==> flow/design.v <==
`timescale 1ps/1ps
module ReservationStation(input clk, 
    input wen, input flush,
    input [3:0]instr_index, input [3:0]instr_opcode, input [7:0]instr_i, input [3:0]in_op1, input [3:0]in_op2, input [15:0]in_val1, input [15:0]in_val2, input is_val_op1, input is_val_op2,
    output [3:0]out_instr_index, output [3:0]out_opcode, output [7:0]out_i, output out_valid,
    output [15:0]out_val1, output [15:0]out_val2, output is_full,
    input [3:0]cdb_valid_flat, input [15:0]cdb_rob_index_flat, input [63:0]cdb_result_flat
    );
    genvar n;
    wire cdb_valid[0:3];
    wire [3:0]cdb_rob_index[0:3];
    wire [15:0]cdb_result[0:3];
    generate
        for (n=0;n<4;n=n+1) assign cdb_valid[3-n] = cdb_valid_flat[1*n+0:1*n];
        for (n=0;n<4;n=n+1) assign cdb_rob_index[3-n] = cdb_rob_index_flat[4*n+3:4*n];
        for (n=0;n<4;n=n+1) assign cdb_result[3-n] = cdb_result_flat[16*n+15:16*n];
    endgenerate
    reg [15:0]instruction_indices[0:3];  
    reg [3:0]instr_opcodes[0:3];  
    reg [7:0]instr_i_values[0:3];      
    reg instruction_valid[0:3];   
    initial begin
        instruction_valid[0] = 0;
        instruction_valid[1] = 0;
        instruction_valid[2] = 0;
        instruction_valid[3] = 0;
    end
    reg [3:0]op1[0:3];    
    reg op1_valid[0:3];   
    reg [15:0]val1[0:3];  
    reg [3:0]op2[0:3];    
    reg op2_valid[0:3];   
    reg [15:0]val2[0:3];  
    reg [3:0] out_instr_index_reg;  
    reg [3:0] out_opcode_reg;  
    reg [7:0] out_i_reg;       
    reg       out_valid_reg = 0;             
    reg [15:0]out_val1_reg;        
    reg [15:0]out_val2_reg;        
    reg is_full_reg = 0;
    assign out_instr_index = out_instr_index_reg;
    assign out_opcode = out_opcode_reg;
    assign out_i = out_i_reg;
    assign out_valid = out_valid_reg;
    assign out_val1 = out_val1_reg;
    assign out_val2 = out_val2_reg;
    assign is_full = is_full_reg;
    integer i;
    wire i0_valid = instruction_valid[2'b00];
    wire [3:0] i0_opcode = instr_opcodes[0];
    wire i0_op1_valid = op1_valid[0];
    wire i0_op2_valid = op2_valid[0];
    always @(posedge clk) begin
        if (~flush) begin
            if (wen & ~instruction_valid[2'b00]) begin
                instruction_valid[2'b00] <= 1;
                instr_opcodes[2'b00] <= instr_opcode;
                instr_i_values[2'b00] <= instr_i;
                instruction_indices[2'b00] <= instr_index;
                op1[2'b00] <= in_op1;
                op2[2'b00] <= in_op2;
                val1[2'b00] <= in_val1;
                val2[2'b00] <= in_val2;
                op1_valid[2'b00] <= is_val_op1;
                op2_valid[2'b00] <= is_val_op2;
            end
            else if (wen & ~instruction_valid[2'b01]) begin
                instruction_valid[2'b01] <= 1;
                instr_opcodes[2'b01] <= instr_opcode;
                instr_i_values[2'b01] <= instr_i;
                instruction_indices[2'b01] <= instr_index;
                op1[2'b01] <= in_op1;
                op2[2'b01] <= in_op2;
                val1[2'b01] <= in_val1;
                val2[2'b01] <= in_val2;
                op1_valid[2'b01] <= is_val_op1;
                op2_valid[2'b01] <= is_val_op2;
            end
            else if (wen & ~instruction_valid[2'b10]) begin
                instruction_valid[2'b10] <= 1;
                instr_opcodes[2'b10] <= instr_opcode;
                instr_i_values[2'b10] <= instr_i;
                instruction_indices[2'b10] <= instr_index;
                op1[2'b10] <= in_op1;
                op2[2'b10] <= in_op2;
                val1[2'b10] <= in_val1;
                val2[2'b10] <= in_val2;
                op1_valid[2'b10] <= is_val_op1;
                op2_valid[2'b10] <= is_val_op2;
            end
            else if (wen & ~instruction_valid[2'b11]) begin
                instruction_valid[2'b11] <= 1;
                instr_opcodes[2'b11] <= instr_opcode;
                instr_i_values[2'b11] <= instr_i;
                instruction_indices[2'b11] <= instr_index;
                op1[2'b11] <= in_op1;
                op2[2'b11] <= in_op2;
                val1[2'b11] <= in_val1;
                val2[2'b11] <= in_val2;
                op1_valid[2'b11] <= is_val_op1;
                op2_valid[2'b11] <= is_val_op2;
            end
            is_full_reg <= instruction_valid[0] & instruction_valid[1] & instruction_valid[2] & instruction_valid[3];
            for(i = 0; i < 4; i = i + 1) begin
                if (instruction_valid[i] & ~op1_valid[i] & cdb_valid[0] & (cdb_rob_index[0] == op1[i])) begin
                    val1[i] <= cdb_result[0];
                    op1_valid[i] <= 1;
                end
                else if (instruction_valid[i] & ~op1_valid[i] & cdb_valid[1] & (cdb_rob_index[1] == op1[i])) begin
                    val1[i] <= cdb_result[1];
                    op1_valid[i] <= 1;
                end
                else if (instruction_valid[i] & ~op1_valid[i] & cdb_valid[2] & (cdb_rob_index[2] == op1[i])) begin
                    val1[i] <= cdb_result[2];
                    op1_valid[i] <= 1;
                end
                else if (instruction_valid[i] & ~op1_valid[i] & cdb_valid[3] & (cdb_rob_index[3] == op1[i])) begin
                    val1[i] <= cdb_result[3];
                    op1_valid[i] <= 1;
                end
                if (instruction_valid[i] & ~op2_valid[i] & cdb_valid[0] & (cdb_rob_index[0] == op2[i])) begin
                    val2[i] <= cdb_result[0];
                    op2_valid[i] <= 1;
                end
                else if (instruction_valid[i] & ~op2_valid[i] & cdb_valid[1] & (cdb_rob_index[1] == op2[i])) begin
                    val2[i] <= cdb_result[1];
                    op2_valid[i] <= 1;
                end
                else if (instruction_valid[i] & ~op2_valid[i] & cdb_valid[2] & (cdb_rob_index[2] == op2[i])) begin
                    val2[i] <= cdb_result[2];
                    op2_valid[i] <= 1;
                end
                else if (instruction_valid[i] & ~op2_valid[i] & cdb_valid[3] & (cdb_rob_index[3] == op2[i])) begin
                    val2[i] <= cdb_result[3];
                    op2_valid[i] <= 1;
                end
            end
            if (instruction_valid[2'b00] & op1_valid[2'b00] & op2_valid[2'b00]) begin
                instruction_valid[2'b00] <= 0;
                out_instr_index_reg <= instruction_indices[2'b00];
                out_opcode_reg <= instr_opcodes[2'b00]; 
                out_i_reg <= instr_i_values[2'b00];
                out_valid_reg <= 1;      
                out_val1_reg <= val1[2'b00];       
                out_val2_reg <= val2[2'b00];
            end
            else if (instruction_valid[2'b01] & op1_valid[2'b01] & op2_valid[2'b01]) begin
                instruction_valid[2'b01] <= 0;
                out_instr_index_reg <= instruction_indices[2'b01];
                out_opcode_reg <= instr_opcodes[2'b01]; 
                out_i_reg <= instr_i_values[2'b01];
                out_valid_reg <= 1;      
                out_val1_reg <= val1[2'b01];       
                out_val2_reg <= val2[2'b01];
            end
            else if (instruction_valid[2'b10] & op1_valid[2'b10] & op2_valid[2'b10]) begin
                instruction_valid[2'b10] <= 0;
                out_instr_index_reg <= instruction_indices[2'b10];
                out_opcode_reg <= instr_opcodes[2'b10]; 
                out_i_reg <= instr_i_values[2'b10];
                out_valid_reg <= 1;      
                out_val1_reg <= val1[2'b10];       
                out_val2_reg <= val2[2'b10];
            end
            else if (instruction_valid[2'b11] & op1_valid[2'b11] & op2_valid[2'b11]) begin
                instruction_valid[2'b11] <= 0;
                out_instr_index_reg <= instruction_indices[2'b11];
                out_opcode_reg <= instr_opcodes[2'b11]; 
                out_i_reg <= instr_i_values[2'b11];
                out_valid_reg <= 1;      
                out_val1_reg <= val1[2'b11];       
                out_val2_reg <= val2[2'b11];
            end
            else begin
                out_valid_reg <= 0;
            end
        end
    end
endmodule
==> Tool chain data of ReservationStation <==
The steps from the RTL of ReservationStation to its reports follow in flow order.
Lines are those of the file above, counted from 1.
Operators: Yosys type, input widths -> output width; for muxes data width and select width s.
Library cell names are shortened.
{ "design": {"top": "ReservationStation", "clock": "clk", "cell_library": "sky130hd", "lib_corner": "tt_025C_1v80"} }

==> After elaboration <==
Yosys after proc, flatten, opt, wreduce and memory -nomap, before mapping. Print and check cells are not counted. Equal cells are merged and count once.
{ "word_totals": {"ff_bits": 286} }
{ "classes": {"reduce_logical": 33, "logic": 103, "muxes": 112, "n_eq": 44} }
{ "op_table": {"columns": ["operator", "count"], "rows": [
  ["$mux 16", 60],
  ["$eq 4x4->1", 32],
  ["$and 1x1->1", 87],
  ["$ne 5x1->1 const B", 12],
  ["$reduce_bool 5->1", 8],
  ["$mux 1", 40],
  ["$reduce_or 4->1", 8],
  ["$mux 8", 4],
  ["$mux 4", 8],
  ["$not 1->1", 16],
  ["$reduce_and 5->1", 3],
  ["$reduce_and 4->1", 3],
  ["$reduce_and 2->1", 5],
  ["$reduce_and 3->1", 3],
  ["$reduce_bool 4->1", 1],
  ["$reduce_or 3->1", 1],
  ["$reduce_bool 2->1", 1]
]} }

==> Logic depth <==
Longest topological path by Yosys (ltp), each cell counted once; first at word level (registers and memories cut), then after technology mapping (sequential cells cut; the memories' decode and read muxes count).
{ "logic_depth": {"word_depth": 10, "abc_area": 0, "ltp_mapped": 9} }

==> Synthesis result <==
Source: synth_stat.txt of the flow (Yosys; design flattened, memories mapped). It holds for the ABC_AREA given above (unset counts as 0); a run with the other value may have another netlist.
{ "by_type": {"columns": ["cell_type", "count", "area_total_um2"], "rows": [
  ["edfxtp_1", 286, 8.59E+03],
  ["mux2i_1", 106, 1.06E+03],
  ["o31ai_1", 123, 923.386],
  ["a21oi_1", 164, 820.787],
  ["nor3_1", 136, 680.653],
  ["a211oi_1", 85, 638.112],
  ["nor2_1", 163, 611.837],
  ["xnor2_1", 64, 560.538],
  ["xor2_1", 64, 560.538],
  ["a222oi_1", 48, 480.461],
  ["clkbuf_1", 100, 375.36],
  ["buf_2", 68, 340.326],
  ["nand3_1", 43, 215.206],
  ["inv_1", 56, 210.202],
  ["a2111oi_0", 19, 166.41],
  ["o211a_1", 16, 160.154],
  ["and3_1", 18, 112.608],
  ["nand2_1", 29, 108.854]
]} }
Not listed: further types 32, cells in them 177.
{ "mapped": {"ff_cells": 286, "cells": 1765, "seq_area_um2": 8588.2, "synth_area_um2": 17742.0} }

==> Path before layout <==
Source: OpenSTA report_checks on the synthesized netlist (no wires, ideal clock, input and output delay 20% of the period each), path of least setup slack; recovery checks are left aside. Register names are those of the netlist, which keeps one name where synthesis merged equal registers.
{ "synth_timing": {"path_kind": "flip-flop to flip-flop", "startpoint": "register instruction_valid[1]", "endpoint": "register out_i_reg[0]", "launch_ps": 0, "n_path_buf": 3, "path_delay_ps": 4111, "clock_period_ps": 5090, "arrival_ps": 3642, "stages": 8, "setup_slack_ps": 978, "period_less_setup_slack_ps": 4112} }
"path_delay_ps" is the arrival time less input delay plus setup time.
"stages" counts driving pins, that of a launching flip-flop among them; a cell with two outputs on the path counts twice.
"period_less_setup_slack_ps" is the clock period less the worst setup slack; recovery checks do not enter. This is arithmetic on one report: input and output delays are still those of the set period (20% each).
Between the ends stands the longest chain of elaborated cells between them, by number of cells; it is not shown to be the way that was timed. Of several equally long chains one is given.
Each line given opens the expression or statement behind the cell; cells for indexed reads and writes are added by Yosys, which also makes memories of some case tables.
At most two assigning lines are given for a register; there are more.
The path ends at the enable pin of a flip-flop; only ways to that pin are counted.
{ "synth_via": {"cell_sequence": "edfxtp_1 and3_1 clkbuf_1 nor2b_1 clkbuf_1 clkbuf_1 and2_1 a21oi_1", "elab_chain_cells": 4} }
{ "synth_rtl": {"columns": ["item", "line", "text"], "rows": [
  ["start: declaration", 21, "reg instruction_valid[0:3];"],
  ["start: assignment", 68, "instruction_valid[2'b01] <= 1;"],
  ["start: assignment", 148, "instruction_valid[2'b01] <= 0;"],
  ["$and 1x1->1 x2", 147, "else if (instruction_valid[2'b01] & op1_valid[2'b01] & op2_valid[2'b01]) begin"],
  ["$reduce_bool 4->1", null, null],
  ["$reduce_and 2->1", null, null],
  ["end: assignment", 142, "out_i_reg <= instr_i_values[2'b00];"],
  ["end: assignment", 151, "out_i_reg <= instr_i_values[2'b01];"],
  ["end: declaration", 36, "reg [7:0] out_i_reg;"]
]} }

==> Worst path after layout <==
From the final timing report of entry A: the path of least setup slack in the routed layout; clock arrival at registers is part of the times.
The path's times are printed in steps of 10 ps; the period is the one set.
{ "layout_timing": {"path_kind": "input port to flip-flop", "startpoint": "input port cdb_rob_index_flat[2]", "endpoint": "register val1[3][7]", "stages": 7, "n_path_buf": 2, "setup_slack_ps": 2970, "launch_ps": 1550, "arrival_ps": 4970, "input_delay_ps": 1550, "clock_period_ps": 7730} }
Between the ends stands the longest chain of elaborated cells between them, by number of cells; it is not shown to be the way that was timed. Of several equally long chains one is given.
At most two assigning lines are given for a register; there are more.
The path ends at the enable pin of a flip-flop; only ways to that pin are counted.
{ "layout_via": {"cell_sequence": "clkdlybuf4s50_1 xnor2_1 and3_1 and2_1 nor4b_1 o21ai_1 buf_4", "elab_chain_cells": 4} }
{ "layout_rtl": {"columns": ["item", "line", "text"], "rows": [
  ["start: declaration", 7, "input [3:0]cdb_valid_flat, input [15:0]cdb_rob_index_flat, input [63:0]cdb_result_flat"],
  ["$eq 4x4->1", 117, "else if (instruction_valid[i] & ~op1_valid[i] & cdb_valid[3] & (cdb_rob_index[3] == op1[i])) begin"],
  ["$and 1x1->1", 117, null],
  ["$reduce_bool 5->1", null, null],
  ["$reduce_and 5->1", null, null],
  ["end: assignment", 114, "val1[i] <= cdb_result[2];"],
  ["end: assignment", 118, "val1[i] <= cdb_result[3];"],
  ["end: declaration", 30, "reg [15:0]val1[0:3];"]
]} }

Subject: ReservationStation on sky130hd, stored results

Hello all,

Stored flow runs of ReservationStation (2 of them; Yosys, OpenROAD, sky130hd). They differ in their settings and are not a sequence. Constraints: input delay and output delay 20% of the set period each, output load 0.01 pF.
"timing.achieved_period_ps" is the run's clock period less its worst setup slack. It is reckoned from that one timing run; input and output delays stay at 20% of the period that was set.
By "timing.worst_path_ps" is meant the share of the clock period that the worst setup path is allowed (20% is reserved at inputs, 20% at outputs), minus its slack. Clock arrival times at its registers enter into it.
"total_power_mw" rests on the timing tool's default activity at the inputs, not on a simulated workload.
"timing.worst_path_ps" is known to 10 ps.
[
  {
    "run": "entry A",
    "settings": { "period_ns": 7.73, "CAP_MARGIN": 20, "CORE_MARGIN": 2, "CORE_UTILIZATION": 40, "SLEW_MARGIN": 20 },
    "results": { "holdWs_ps": 572, "total_power_mw": 3.954, "design_die_area_um2": 46055.3, "timing.worst_path_ps": 3220, "worst_path_kind": "input port to flip-flop", "post_synth_area_um2": 17742.0, "layout_utilization_pct": 47.8, "timing.achieved_period_ps": 4763, "cell_area_final_um2": 21056.4, "timing.setup.tns_ps": 0, "ws_setup_ps": 2967 }
  },
  {
    "run": "entry B",
    "settings": { "period_ns": 5.85, "CORE_UTILIZATION": 53, "PLACE_DENSITY": 0.76, "CORE_MARGIN": 8, "CELL_PAD_IN_SITES_GLOBAL_PLACEMENT": 0, "TNS_END_PERCENT": 60, "ABC_AREA": 1, "GPL_TIMING_DRIVEN": 0, "GPL_ROUTABILITY_DRIVEN": 1, "CAP_MARGIN": 0, "SLEW_MARGIN": 20 },
    "results": { "design_die_area_um2": 42339.2, "timing.achieved_period_ps": 3853, "timing.worst_path_ps": 2680, "worst_path_kind": "input port to flip-flop", "layout_utilization_pct": 63.6, "timing.setup.tns_ps": 0, "post_synth_area_um2": 19085.8, "ws_setup_ps": 1997, "holdWs_ps": 540, "cell_area_final_um2": 22560.4, "total_power_mw": 5.081 }
  }
]

Thanks

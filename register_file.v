==> flow/design.v <==
`timescale 1ps/1ps
module RegisterFile
(input clk, 
input [15:0]instr_buffer_read_addr_flat, 
output [63:0] read_data_value_flat, 
output [3:0]  read_data_busy_flat, 
output [15:0] read_data_owner_flat,
input  [15:0] instr_buffer_read_addr_2_flat, 
output [63:0] read_data_value_2_flat, 
output [3:0]  read_data_busy_2_flat , 
output [15:0] read_data_owner_2_flat,
input [3:0]retirement_write_data_enable_flat, 
input [15:0]retirement_target_reg_flat, 
input [63:0]retirement_write_data_flat, 
input [15:0]instruction_writer_flat,
input [3:0] rt_update_enable_flat,
input [15:0] rt_target_reg_flat,
input [15:0] rt_owner_flat
);
    genvar n;
    wire [3:0]instr_buffer_read_addr[0:3];
    wire [3:0]instr_buffer_read_addr_2[0:3];
    wire retirement_write_data_enable[0:3];
    wire [3:0]retirement_target_reg[0:3];
    wire [15:0]retirement_write_data[0:3];
    wire [3:0]instruction_writer[0:3];
    wire rt_update_enable[0:3];
    wire [3:0] rt_target_reg[0:3];
    wire [3:0] rt_owner[0:3];
    generate
        for (n=0;n<4;n=n+1) assign instr_buffer_read_addr[3-n] = instr_buffer_read_addr_flat[4*n+3:4*n];
        for (n=0;n<4;n=n+1) assign instr_buffer_read_addr_2[3-n] = instr_buffer_read_addr_2_flat[4*n+3:4*n];
        for (n=0;n<4;n=n+1) assign retirement_write_data_enable[3-n] = retirement_write_data_enable_flat[1*n+0:1*n];
        for (n=0;n<4;n=n+1) assign retirement_target_reg[3-n] = retirement_target_reg_flat[4*n+3:4*n];
        for (n=0;n<4;n=n+1) assign retirement_write_data[3-n] = retirement_write_data_flat[16*n+15:16*n];
        for (n=0;n<4;n=n+1) assign instruction_writer[3-n] = instruction_writer_flat[4*n+3:4*n];
        for (n=0;n<4;n=n+1) assign rt_update_enable[3-n] = rt_update_enable_flat[1*n+0:1*n];
        for (n=0;n<4;n=n+1) assign rt_target_reg[3-n] = rt_target_reg_flat[4*n+3:4*n];
        for (n=0;n<4;n=n+1) assign rt_owner[3-n] = rt_owner_flat[4*n+3:4*n];
    endgenerate
    generate
        for (n=0; n<4; n=n+1) assign read_data_value_flat [16*n+15:16*n] = m_read_data_value[3-n];
        for (n=0; n<4; n=n+1) assign read_data_busy_flat  [1*n+0:1*n]    = m_read_data_busy[3-n];
        for (n=0; n<4; n=n+1) assign read_data_owner_flat [4*n+3:4*n]    = m_read_data_owner[3-n];
        for (n=0; n<4; n=n+1) assign read_data_value_2_flat[16*n+15:16*n] = m_read_data_value_2[3-n];
        for (n=0; n<4; n=n+1) assign read_data_busy_2_flat [1*n+0:1*n]    = m_read_data_busy_2[3-n];
        for (n=0; n<4; n=n+1) assign read_data_owner_2_flat[4*n+3:4*n]    = m_read_data_owner_2[3-n];
    endgenerate
    reg [15:0] values[0:15];
    reg busy[0:15];
    reg [3:0] owner[0:15];
    reg [15:0] m_read_data_value[0:3];
    reg m_read_data_busy[0:3];
    reg [3:0] m_read_data_owner[0:3];
    reg [15:0] m_read_data_value_2[0:3];
    reg m_read_data_busy_2[0:3];
    reg [3:0] m_read_data_owner_2[0:3];
    initial begin
        integer i;
        for (i = 0; i < 16; i++) begin
            busy[i] = 0;
        end
        values[5] = 70;
        values[2] = 0;
    end
    always @(posedge clk) begin
        integer i;
        for (i = 0; i < 4; i++) begin
            m_read_data_value[i] <= instr_buffer_read_addr[i] == 0 ? 0 : values[instr_buffer_read_addr[i]];
            m_read_data_busy[i] <= busy[instr_buffer_read_addr[i]];
            m_read_data_owner[i] <= owner[instr_buffer_read_addr[i]];
        end
        for (i = 0; i < 4; i++) begin
            m_read_data_value_2[i] <= instr_buffer_read_addr_2[i] == 0 ? 0 : values[instr_buffer_read_addr_2[i]];
            m_read_data_busy_2[i] <= busy[instr_buffer_read_addr_2[i]];
            m_read_data_owner_2[i] <= owner[instr_buffer_read_addr_2[i]];
        end
        for (i = 0; i < 4; i++) begin
            if (retirement_write_data_enable[i]) begin
                values[retirement_target_reg[i]] <= retirement_write_data[i];
                if (m_read_data_owner[retirement_target_reg[i]] == instruction_writer[i]) begin 
                    m_read_data_busy[retirement_target_reg[i]] <= 0;
                end
            end
        end
    end
endmodule
== From RTL to reports: RegisterFile ==
The steps from the RTL of RegisterFile to its reports follow in flow order.
Line numbers count from 1 in the design file above.
Library cell names are shortened.
A cell with - has no value.
Design
  top: RegisterFile
  clock: clk
  standard-cell library: sky130hd
  library corner: tt_025C_1v80

== Word-level counts ==
Source: Yosys, flattened and elaborated. Widths are those after wreduce; folded enables and synchronous resets count as part of the registers. Registers that Yosys merges into a memory's read port (data or address) are not register bits. Print and check cells do not count.
Memory sizes are those after Yosys's memory passes, which may raise the word count (mostly to a power of two), join words into wider ones and drop unused or constant bits.
Word-level totals
  output and inout port bits: 168
  register bits after elaboration: 36
  bits in writable memories: 260
  cells after elaboration: 78
  bits of input ports: 169
  memories kept: 2
Operators by class
  reduce/logical cells: 12
  eq/ne operators: 16
  muxes and demuxes: 36
Memory list
  values: words 16, bits a word 16, RTL line 49  | reg [15:0] values[0:15];
  m_read_data_busy: words 4, bits a word 1, RTL line 53  | reg m_read_data_busy[0:3];
Operators by type and width (number)
  4-bit case mux with 4-bit select: 4
  16-bit 2-to-1 mux: 4
  4-bit logical NOT: 8
  4-bit 2-to-1 mux: 8
  2-bit equality test (second input constant): 8
  4-bit equality test: 4
  2-bit 2-to-1 mux: 8
  1-bit 2-to-1 mux: 12
  2-bit by 1-bit equality test with 1-bit output (second input constant): 4
  2-bit logical NOT: 4

== Logic depth ==
Depth = most cells in a row (Yosys ltp): at word level without a register or memory, in the mapped netlist without a sequential cell, where the memories' decode and read muxes count.
Logic depth
  word-level depth: 6
  ABC_AREA: 0
  depth in mapped cells: 7
  mapped depth without buffers: 4

== After synthesis ==
Source: synth_stat.txt of the flow (Yosys; design flattened, memories mapped). It holds for the ABC_AREA given above (unset counts as 0); a run with the other value may have another netlist.
Totals and module areas in this step are rounded.
Mapped netlist
  buffers: 484
  flip-flops: 369
  area of sequential cells: 0.0098 sq mm
  cells in the netlist: 3060
  synthesis area: 0.034 sq mm
Cell types
  mux4_2: number 484, area in all 1.09E+04 sq um
  edfxtp_1: number 241, area in all 7.24E+03 sq um
  dfxtp_1: number 128, area in all 2.56E+03 sq um
  a211oi_1: number 247, area in all 1.85E+03 sq um
  o31ai_1: number 241, area in all 1.81E+03 sq um
  and3_1: number 244, area in all 1.53E+03 sq um
  mux2_2: number 124, area in all 1.4E+03 sq um
  nand2_1: number 275, area in all 1032.24 sq um
  nor2_1: number 267, area in all 1E+03 sq um
  clkbuf_1: number 261, area in all 979.69 sq um
  a22o_1: number 99, area in all 867.082 sq um
  buf_4: number 70, area in all 525.504 sq um
  buf_2: number 92, area in all 460.442 sq um
  a21oi_1: number 67, area in all 335.322 sq um
  mux2i_1: number 31, area in all 310.298 sq um
  a221o_1: number 25, area in all 250.24 sq um
  buf_1: number 58, area in all 217.709 sq um
  nand2b_1: number 28, area in all 175.168 sq um
Other cell types: 23; their cells: 78.

== Timing after synthesis ==
OpenSTA on the mapped netlist: ideal clock, no wires. The path of least setup slack (recovery checks aside). Input and output delay are each 20% of the period. Register names are those of the netlist, which keeps one name where synthesis merged equal registers.
Timing after synthesis
  path kind: input-to-reg
  start: input (no name shown)
  end: memory values[3][0]
  setup slack: 481 ps
  required time: 2455 ps
  setup time: 375 ps
  input delay: 566 ps
  stages on the path: 5
  launch time at the first pin: 566 ps
  data arrival time: 1973 ps
  buffers on the path: 1
  delay of the path: 1782 ps
  clock period: 2830 ps
  synthesis period reached: 2349 ps
"delay of the path" is the arrival time less input delay plus setup time.
"stages on the path": output pins that drive a net of the path, with the launching flip-flop's if there is one; two outputs of one cell count as two.
"synthesis period reached" is the clock period less the worst setup slack; recovery checks do not enter. This is arithmetic on one report: input and output delays are still those of the set period (20% each).
The rows between start and end are the longest chain of elaborated cells between them; the timing report does not say that the signal goes this way. Where chains are equally long, one stands for them.
A line is the first line of the expression or statement that the cell stems from. Yosys adds cells for indexed reads and writes and turns some case tables into memories.
On the way, after synthesis
  path through: or3b_2 nor2_1 buf_2 a21oi_1 nand3_1
  cells in the longest elaborated chain: 1
  elaborated cells on any way between the ends: 1
  source lines of those cells: 1
  those cells by class: mux: 1
Ends and longest elaborated chain, after synthesis
  from (decl): RTL line 13
  4-bit 2-to-1 mux: RTL line 79  | if (retirement_write_data_enable[i]) begin
  to (decl): RTL line 49  | reg [15:0] values[0:15];

== Timing after layout ==
From the final timing report of stored run 1: the path of least setup slack in the routed layout; clock arrival at registers is part of the times.
The path's times are printed in steps of 10 ps; the period is the one set.
Timing post-layout
  path kind: reg-to-reg
  start: memory values[4][2]
  end: register m_read_data_value_2[2][2]
  required time: 2310 ps
  buffers on the path: 0
  data arrival time: 2330 ps
  stages on the path: 3
  clock period: 1860 ps
  setup slack: -20 ps
  launch time at the first pin: 600 ps
  setup time: 140 ps
On the way, post-layout
  path through: edfxtp_1 mux4_2 mux4_2
Ends and longest elaborated chain, post-layout
  from (decl): RTL line 49  | reg [15:0] values[0:15];
  to (decl): RTL line 55  | reg [15:0] m_read_data_value_2[0:3];
Chain of elaborated cells between the ends: none given.

Record of 2 stored runs of the RTL-to-layout flow on RegisterFile, platform sky130hd. The runs are unordered. Constraints: input delay and output delay 20% of the set period each, output load 0.01 pF.
"achieved clock period" is the run's clock period less its worst setup slack. It is reckoned from that one timing run; input and output delays stay at 20% of the period that was set.
"worst setup path time" means the part of the period allowed to the worst setup path (the constraints hold back 20% at inputs and 20% at outputs) less its slack; where the path has registers, the arrival times of their clocks count too.
"power" is the tool's figure for a default switching activity; nothing was simulated.
"worst setup path time" is given in steps of 10 ps.
The results are shown rounded.
[stored run 1] settings: period_ns=1.86, CORE_UTILIZATION=38, PLACE_DENSITY_LB_ADDON=0.1, CORE_ASPECT_RATIO=1.63, CORE_MARGIN=10, GPL_ROUTABILITY_DRIVEN=1, MAX_ROUTING_LAYER=met4, CAP_MARGIN=20, SLEW_MARGIN=20
[stored run 1] result: chip area after synthesis (Yosys) 0.034 sq mm, die area 0.1 sq mm, standard-cell area of the final layout 0.045 sq mm, utilization 51 %, worst setup slack after layout -24 ps, total negative slack -60 ps, worst hold slack 280 ps, power 0.029 W, achieved clock period 1884 ps, worst setup path time 1880 ps, worst setup path kind reg-to-reg
[stored run 2] settings: period_ns=2.3, CORE_UTILIZATION=59, CORE_ASPECT_RATIO=1.93, GPL_TIMING_DRIVEN=0, GPL_ROUTABILITY_DRIVEN=1, CTS_CLUSTER_SIZE=51, CAP_MARGIN=15, CORE_MARGIN=2, SLEW_MARGIN=20
[stored run 2] result: did not finish, routing stopped with GRT-0116

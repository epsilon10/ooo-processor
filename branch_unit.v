==> flow/design.v <==
`timescale 1ps/1ps
module BranchUnit
(input clk, 
input [3:0] opcode, input [3:0] in_index, input in_valid,
input [15:0] vt, input [15:0] va,   
output out_valid, output [3:0] rob_index, output [15:0] branch_target);
    reg m_valid;
    reg [3:0] m_opcode;
    reg [3:0] m_in_index;
    reg [15:0] m_vt;
    reg [15:0] m_va;
    always @(posedge clk) begin 
        m_valid <= in_valid;
        m_opcode <= opcode;
        m_in_index <= in_index;
        m_vt <= vt;
        m_va <= va;
    end
    wire isJz = opcode == 4'b1000;
    wire isJnz = opcode == 4'b1001;
    wire isJs = opcode == 4'b1010;
    wire isJns = opcode == 4'b1011;
    wire branch_taken = 
    isJz ? va == 0 : 
    isJnz ? va != 0 :
    isJs ? va[0] == 1 :
    isJns ? va[0] != 1 : 
    0;
    assign out_valid = m_valid & branch_taken;  
    assign rob_index = m_in_index;
    assign branch_target = m_vt;
endmodule
* Reports on BranchUnit
What the tools print for BranchUnit, step after step.
Lines are those of the file above, counted from 1.
Operators carry their Yosys type and port widths (W data, S select, Z words).
Library cell names are shortened.
Not given: --
- Design top :: BranchUnit
- Clock :: clk
- Cell library :: sky130hd
- Library corner :: tt_025C_1v80

* Word-level counts
Counts by Yosys on the flattened word-level netlist (proc, flatten, opt, wreduce; memories kept). Register bits leave out memories and registers merged into their read ports (data or address); mux counts leave out enables and synchronous resets folded into registers. Print and check cells are left out. Cells with the same type and inputs are merged into one.
- Equality and inequality tests :: 6
- Muxes and demuxes :: 4
- Bitwise gates (word level) :: 1
- Reduce/logical cells :: 2
** Operators by type and width (number)
- $logic_not A16 Y1 :: 1
- $reduce_bool A16 Y1 :: 1
- $eq A4 B4 Y1 const B :: 4
- $mux W1 :: 4
- $eq A1 B1 Y1 const B :: 1
- $ne A1 B1 Y1 const B :: 1
- $and A1 B1 Y1 :: 1
- Register bits after elaboration :: 21
- Bits of input ports :: 42

* Longest topological paths
Depth = most cells in a row (Yosys ltp): at word level without a register or memory, in the mapped netlist without a sequential cell, where the memories' decode and read muxes count.
- Word-level depth :: 6
- ABC_AREA :: 0
- Gate-level depth with buffers :: 4
- Gate-level depth less buffers :: 4

* Synthesis result
Source: synth_stat.txt of the flow (Yosys; design flattened, memories mapped). It holds for the ABC_AREA given above (unset counts as 0); a run with the other value may have another netlist.
** Cell types
- dfxtp_1 :: number 21, total area 420.403 µm²
- nor4_2 :: number 4, total area 50.048 µm²
- nand3b_1 :: number 3, total area 22.522 µm²
- mux2i_1 :: number 1, total area 10.01 µm²
- a21o_1 :: number 1, total area 7.507 µm²
- nor3b_1 :: number 1, total area 7.507 µm²
- nand4_1 :: number 1, total area 6.256 µm²
- nor3_1 :: number 1, total area 5.005 µm²
- nand2_1 :: number 1, total area 3.754 µm²
- Cell count :: 34
- Synthesis area :: 533.0 µm²
- Flip-flop cells :: 21
- Buffer cells :: 0

* Timing after synthesis
OpenSTA on the mapped netlist: ideal clock, no wires. The path of least setup slack (recovery checks aside). Input and output delay are each 20% of the period. Register names are those of the netlist, which keeps one name where synthesis merged equal registers.
- Kind :: input -> output
- Start :: input port va[6]
- End :: output port out_valid
- Clock period :: 1.39 ns
- Time at the first pin :: 0.278 ns
- Arrival :: 0.894 ns
- Data required time :: 1.112 ns
- Slack :: 0.218 ns
- Path delay :: 0.616 ns
- Driving pins on the path :: 4
- Buffers on the path :: 0
- Synthesis period reached :: 1.172 ns
"path delay" = arrival - input delay + setup time.
A path that ends at an output port has no setup time.
"driving pins on the path" counts driving pins, that of a launching flip-flop among them; a cell with two outputs on the path counts twice.
"synthesis period reached" is the clock period less the worst setup slack; recovery checks do not enter. This is arithmetic on one report: input and output delays are still those of the set period (20% each).
Between the ends stands the longest chain of elaborated cells between them, by number of cells; it is not shown to be the way that was timed. Of several equally long chains one is given.
Each line given opens the expression or statement behind the cell; cells for indexed reads and writes are added by Yosys, which also makes memories of some case tables.
- Cell sequence :: nor4_2 -> nand4_1 -> mux2i_1 -> nand2_1
- Length of the longest elaborated chain :: 4
** Ends and longest elaborated chain, after synthesis
- start, declared :: line 5 : input [15:0] vt, input [15:0] va,
- $reduce_bool A16 Y1 :: line 25 : isJnz ? va != 0 :
- $mux W1 :: line 25
- $mux W1 :: line 24 : isJz ? va == 0 :
- $and A1 B1 Y1 :: line 29 : assign out_valid = m_valid & branch_taken;
- end, declared :: line 6

* Path in the finished layout
Path of least setup slack in the final report of flow run B (OpenROAD, finished layout, wires in). Where an end is a register, its clock arrival counts in the times.
- Kind :: input -> output
- Start :: input port va[9]
- End :: output port out_valid
- Clock period :: 1.17 ns
- Time at the first pin :: 0.23 ns
- Arrival :: 1.20 ns
- Data required time :: 0.94 ns
- Slack :: -0.27 ns
- Driving pins on the path :: 6
- Buffers on the path :: 2
Between the ends stands the longest chain of elaborated cells between them, by number of cells; it is not shown to be the way that was timed. Of several equally long chains one is given.
- Cell sequence :: dlygate4sd2_1 -> nor4_2 -> nand4_1 -> mux2i_1 -> nand2_1 -> buf_2
- Length of the longest elaborated chain :: 4
** Ends and longest elaborated chain, post-layout
- start, declared :: line 5 : input [15:0] vt, input [15:0] va,
- $reduce_bool A16 Y1 :: line 25 : isJnz ? va != 0 :
- $mux W1 :: line 25
- $mux W1 :: line 24 : isJz ? va == 0 :
- $and A1 B1 Y1 :: line 29 : assign out_valid = m_valid & branch_taken;
- end, declared :: line 6

Appendix: measured runs

Below are 2 stored runs of the flow (Yosys, OpenROAD; platform sky130hd) on BranchUnit, each with its settings and what was measured, unordered. Constraints: input delay and output delay 20% of the set period each, output load 0.01 pF.
"power" rests on the timing tool's default activity at the inputs, not on a simulated workload.

** Flow run A
- Settings :: period_ns=1.62; CORE_UTILIZATION=37; SETUP_SLACK_MARGIN=0.29; PLACE_DENSITY_LB_ADDON=0.2; CELL_PAD_IN_SITES_GLOBAL_PLACEMENT=3; CELL_PAD_IN_SITES_DETAIL_PLACEMENT=0; TNS_END_PERCENT=15; CTS_CLUSTER_SIZE=28; CTS_CLUSTER_DIAMETER=194; CAP_MARGIN=20; CORE_MARGIN=2; SLEW_MARGIN=20
- Outcome :: did not finish, placement stopped with FLW-0024

** Flow run B
- Settings :: period_ns=1.17; CORE_UTILIZATION=31; CAP_MARGIN=20; CORE_MARGIN=2; SLEW_MARGIN=20
- Netlist area reported by Yosys :: 533.0 µm²
- Die outline area :: 2067.1 µm²
- Utilization :: 76.6%
- Worst slack on setup checks :: -0.266 ns
- Total negative slack on setup checks :: -0.266 ns
- Power :: 1.291 mW
